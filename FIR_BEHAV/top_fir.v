==> flow/design.v <==
module controller_fir#(parameter DATAWIDHT = 16)(
    input clk,
    input rst,
    input start,
    input stop,
    output reg ld_reg,
    output reg ld_out,
    output reg done
);
reg [1:0] ps, ns;
localparam idle = 2'b00, running = 2'b01, finish = 2'b10;
always @(posedge clk or posedge rst) begin
    if(rst)
        ps <= idle;
    else
        ps <= ns;
end
always @(*) begin
    case(ps)
        idle: ns = start ? running : idle;
        running: ns = stop ? finish : running;
        finish: ns = idle;
        default: ns = idle;
    endcase
end
always @(*) begin
    case(ps)
        idle: begin
            ld_reg = 0;
            ld_out = 0;
            done = 0;
        end
        running: begin
            ld_reg = 1;
            ld_out = 0;
            done = 0;
        end
        finish : begin
            ld_reg = 0;
            ld_out = 1;
            done = 1;
        end
        default: begin
            ld_reg = 0;
            ld_out = 0;
            done = 0;
        end
    endcase
end
endmodule
module datapath_fir #(parameter DATAWIDTH = 16 )(
    input clk, 
    input rst,
    input signed [DATAWIDTH-1:0] x,
    input ld_reg,
    input ld_out,
    output signed [DATAWIDTH*2-1:0] y
);
localparam PRODUCT_WIDTH = DATAWIDTH * 2;
reg signed [PRODUCT_WIDTH-1:0] y_reg;
reg signed [DATAWIDTH-1:0] x_reg;
reg signed [PRODUCT_WIDTH-1:0] tout_delay_reg1;
reg signed [PRODUCT_WIDTH-1:0] tout_delay_reg2;
wire signed [PRODUCT_WIDTH-1:0] tout_mul1;
wire signed [PRODUCT_WIDTH-1:0] tout_mul2;
wire signed [PRODUCT_WIDTH-1:0] tout_mul3;
wire signed [PRODUCT_WIDTH-1:0] tout_add1;
wire signed [PRODUCT_WIDTH-1:0] temp_y;
localparam signed [DATAWIDTH-1:0] h0 = 16'sb0_0000000_01000000;  
localparam signed [DATAWIDTH-1:0] h1 = 16'sb0_0000000_10000000;  
localparam signed [DATAWIDTH-1:0] h2 = 16'sb0_0000000_01000000;  
always @(posedge clk or posedge rst) begin
    if(rst)
        x_reg <= 0;
    else if(ld_reg)
        x_reg <= x;
end
always @(posedge clk or posedge rst) begin
    if(rst)
        tout_delay_reg1 <= 0;
    else if(ld_reg)
        tout_delay_reg1 <= tout_mul1;
end
always @(posedge clk or posedge rst) begin
    if(rst)
        tout_delay_reg2 <= 0;
    else if(ld_reg)
        tout_delay_reg2 <= tout_add1; 
end
always @(posedge clk or posedge rst) begin
    if(rst)
        y_reg <= 0;
    else if(ld_out)
        y_reg <= temp_y;
end
assign tout_mul1 = h2 * x_reg;
assign tout_mul2 = h1 * x_reg; 
assign tout_mul3 = h0 * x_reg;
assign tout_add1 = tout_mul2 + tout_delay_reg1;
assign temp_y = tout_delay_reg2 + tout_mul3;
assign y = y_reg; 
endmodule
module top_fir #(parameter DATAWIDTH = 16)(
    input clk,
    input rst,
    input start,
    input stop,
    input signed [DATAWIDTH-1:0] x,
    output signed [DATAWIDTH*2-1:0] y,
    output done
);
    wire ld_reg;
    wire ld_out;
    controller_fir #(DATAWIDTH) controller_inst (
        .clk(clk),
        .rst(rst),
        .start(start),
        .stop(stop),
        .ld_reg(ld_reg),
        .ld_out(ld_out),
        .done(done)
    );
    datapath_fir #(DATAWIDTH) datapath_inst (
        .clk(clk),
        .rst(rst),
        .x(x),
        .ld_reg(ld_reg),
        .ld_out(ld_out),
        .y(y)
    );
endmodule
---- Tool chain data of top_fir ----
Tool output for the design above, in the order of the flow.
Line numbers count from 1 in the design file above.
Operators carry their Yosys type and port widths (W data, S select, Z words).
The mark - stands for no value.
design
  top module .............................. top_fir
  clock input ............................. clk
  cell library ............................ sky130hd
  corner .................................. tt_025C_1v80

---- Word-level counts ----
Source: Yosys, flattened and elaborated, memories not mapped. Widths are those after wreduce; folded enables and synchronous resets count as part of the registers. Registers that Yosys merges into a memory's read port (data or address) are not register bits. Print and check cells do not count. Equal cells are merged and count once.
cells by class
  add/sub/neg operators ................... 2
  muxes and demuxes ....................... 5
  reduce/logical cells .................... 1
  equal/unequal tests ..................... 2
operators with widths
  kind                  count
  $add A32 B22 Y32      1
  $add A23 B22 Y24      1
  $pmux W2 S2           1
  $mux W1               3
  $eq A2 B1 Y1 const B  1
  $eq A2 B2 Y1 const B  1
  $logic_not A2 Y1      1
  $mux W2               1
bit counts
  bits in registers ....................... 98
  elaborated cells ........................ 15
  output and inout bits ................... 33

---- Longest topological paths ----
Yosys ltp: most cells in a row. Word level: on the elaborated netlist, between registers, memories and ports. Mapped: between sequential cells and ports; inverters and the memories' decode and read muxes count.
logic depth
  word-level depth ........................ 2
  ABC_AREA ................................ 0
  depth in mapped cells ................... 9

---- Synthesis result ----
Yosys stat after the flow's synthesis: flattened, memories mapped to cells. It holds for the ABC_AREA given above (unset counts as 0); a run with the other value may have another netlist.
cell types
  type                       count
  sky130_fd_sc_hd__dfrtp_1   78
  sky130_fd_sc_hd__mux2_2    52
  sky130_fd_sc_hd__ha_1      34
  sky130_fd_sc_hd__a21oi_1   29
  sky130_fd_sc_hd__o21ai_0   25
  sky130_fd_sc_hd__nand2_1   29
  sky130_fd_sc_hd__xnor2_1   12
  sky130_fd_sc_hd__nor2_1    23
  sky130_fd_sc_hd__o21a_1    10
  sky130_fd_sc_hd__xor2_1    8
  sky130_fd_sc_hd__a21o_1    8
  sky130_fd_sc_hd__inv_1     13
  sky130_fd_sc_hd__buf_4     6
  sky130_fd_sc_hd__o21bai_1  6
  sky130_fd_sc_hd__clkbuf_1  11
  sky130_fd_sc_hd__fa_1      2
  sky130_fd_sc_hd__a211oi_1  5
  sky130_fd_sc_hd__nand4_1   6
Not listed: further types 37, cells in them 69.
synthesis totals
  mapped area ............................. 4585.6 µm²
  sequential part of the area ............. 1978.1 µm²
  mapped cells ............................ 426
  flip-flop cells ......................... 79
  buffers ................................. 20
The figures by module come from a second, unflattened synthesis with its own total; it is not the netlist above.
second synthesis, totals
  cells (unflattened synthesis) ........... 439
  area (unflattened synthesis) ............ 4600.7 µm²
Each row is one instance without its submodules.
by module
  module                         area (µm²)  times used  cells
  datapath_fir (DATAWIDTH=16)    4483.0      1           428
  controller_fir (DATAWIDHT=16)  117.6       1           11
  top_fir                        0.0         1           0

---- Path before layout ----
Source: OpenSTA report_checks on the synthesized netlist (no wires, ideal clock, input and output delay 20% of the period each), path of least setup slack; recovery checks are left aside. Register names are those of the netlist, which keeps one name where synthesis merged equal registers.
timing path post-synthesis
  path type ............................... register to register
  start ................................... register datapath_inst.x_reg[0]
  end ..................................... register datapath_inst.tout_delay_reg2[21]
  stages on the path ...................... 9
  period .................................. 3.76 ns
  setup slack ............................. 1.511 ns
  data required time ...................... 3.635 ns
  delay of the path ....................... 2.250 ns
  time at the first pin ................... 0.000 ns
  path buffers ............................ 0
  arrival time ............................ 2.125 ns
  period reached after synthesis .......... 2.249 ns
"delay of the path" = arrival - input delay + setup time.
"stages on the path" counts driving pins, that of a launching flip-flop among them; a cell with two outputs on the path counts twice.
"period reached after synthesis" = period - worst setup slack (recovery checks aside). The figure is calculated, with input and output delays left at 20% of the set period.
Between the ends stands the longest chain of elaborated cells between them, by number of cells; it is not shown to be the way that was timed. Of several equally long chains one is given.
A line is the first line of the expression or statement that the cell stems from. Yosys adds cells for indexed reads and writes and turns some case tables into memories.
on the way, post-synthesis
  cells stage by stage .................... sky130_fd_sc_hd__dfrtp_1 -> sky130_fd_sc_hd__ha_1 -> sky130_fd_sc_hd__fa_1 -> sky130_fd_sc_hd__a211oi_1 -> sky130_fd_sc_hd__o21ai_1 -> sky130_fd_sc_hd__a21oi_2 -> sky130_fd_sc_hd__o31ai_2 -> sky130_fd_sc_hd__xor2_1 -> sky130_fd_sc_hd__mux2_2
  length of the longest elaborated chain .. 1
RTL lines, path post-synthesis
  item                line  source
  start: declaration  61    reg signed [DATAWIDTH-1:0] x_reg;
  start: assignment   74    x_reg <= 0;
  start: assignment   76    x_reg <= x;
  $add A23 B22 Y24    99    assign tout_add1 = tout_mul2 + tout_delay_reg1;
  end: assignment     86    tout_delay_reg2 <= 0;
  end: assignment     88    tout_delay_reg2 <= tout_add1;
  end: declaration    63

---- Timing after layout ----
From the final timing report of flow run 1: the path of least setup slack in the routed layout; clock arrival at registers is part of the times.
timing path after layout
  path type ............................... register to register
  start ................................... register datapath_inst.x_reg[0]
  end ..................................... register datapath_inst.tout_delay_reg2[21]
  setup slack ............................. 0.03 ns
  arrival time ............................ 2.54 ns
  stages on the path ...................... 11
  time at the first pin ................... 0.34 ns
  path buffers ............................ 2
  period .................................. 2.34 ns
  data required time ...................... 2.57 ns
Between the ends stands the longest chain of elaborated cells between them, by number of cells; it is not shown to be the way that was timed. Of several equally long chains one is given.
on the way, after layout
  cells stage by stage .................... sky130_fd_sc_hd__dfrtp_1 -> sky130_fd_sc_hd__buf_6 -> sky130_fd_sc_hd__ha_4 -> sky130_fd_sc_hd__fa_2 -> sky130_fd_sc_hd__a211oi_2 -> sky130_fd_sc_hd__buf_4 -> sky130_fd_sc_hd__o21ai_4 -> sky130_fd_sc_hd__a21oi_4 -> sky130_fd_sc_hd__o31ai_4 -> sky130_fd_sc_hd__xor2_1 -> sky130_fd_sc_hd__mux2_4
  length of the longest elaborated chain .. 1
RTL lines, path after layout
  item                line  source
  start: declaration  61    reg signed [DATAWIDTH-1:0] x_reg;
  start: assignment   74    x_reg <= 0;
  start: assignment   76    x_reg <= x;
  $add A23 B22 Y24    99    assign tout_add1 = tout_mul2 + tout_delay_reg1;
  end: assignment     86    tout_delay_reg2 <= 0;
  end: assignment     88    tout_delay_reg2 <= tout_add1;
  end: declaration    63

Below are 2 stored runs of the flow (Yosys, OpenROAD; platform sky130hd) on top_fir, each with its settings and what was measured, unordered. Constraints: input delay and output delay 20% of the set period each, output load 0.01 pF.
"period achieved" = clock period - worst setup slack. The figure is calculated, with input and output delays left at 20% of the set period.
By "time on the worst setup path" is meant the share of the clock period that the worst setup path is allowed (20% is reserved at inputs, 20% at outputs), minus its slack. Clock arrival times at its registers enter into it.
"power consumption" is the tool's figure for a default switching activity; nothing was simulated.

---- flow run 1 ----
settings
  period_ns = 2.34
  CAP_MARGIN = 20
  CORE_MARGIN = 2
  CORE_UTILIZATION = 40
  SLEW_MARGIN = 20
results
  sum of negative setup slack ............. 0.000 ns
  smallest setup slack .................... 0.028 ns
  period achieved ......................... 2.312 ns
  area of the synthesized netlist ......... 4585.6 µm²
  post-route worst hold slack ............. 0.473 ns
  utilization after routing ............... 0.508
  die footprint ........................... 12336.5 µm²
  time on the worst setup path ............ 2.31 ns
  worst path kind ......................... register to register
  power consumption ....................... 0.009927 W

---- flow run 2 ----
settings
  period_ns = 1.67
  CORE_UTILIZATION = 71
  SETUP_SLACK_MARGIN = 0.16
  PLACE_DENSITY_LB_ADDON = 0.1
  HOLD_SLACK_MARGIN = -0.04
  CORE_ASPECT_RATIO = 1.74
  CELL_PAD_IN_SITES_GLOBAL_PLACEMENT = 1
  ABC_AREA = 0
  GPL_ROUTABILITY_DRIVEN = 0
  CTS_CLUSTER_SIZE = 54
  CAP_MARGIN = 0
  CORE_MARGIN = 2
  SLEW_MARGIN = 20
results
  incomplete, placement halted on FLW-0024
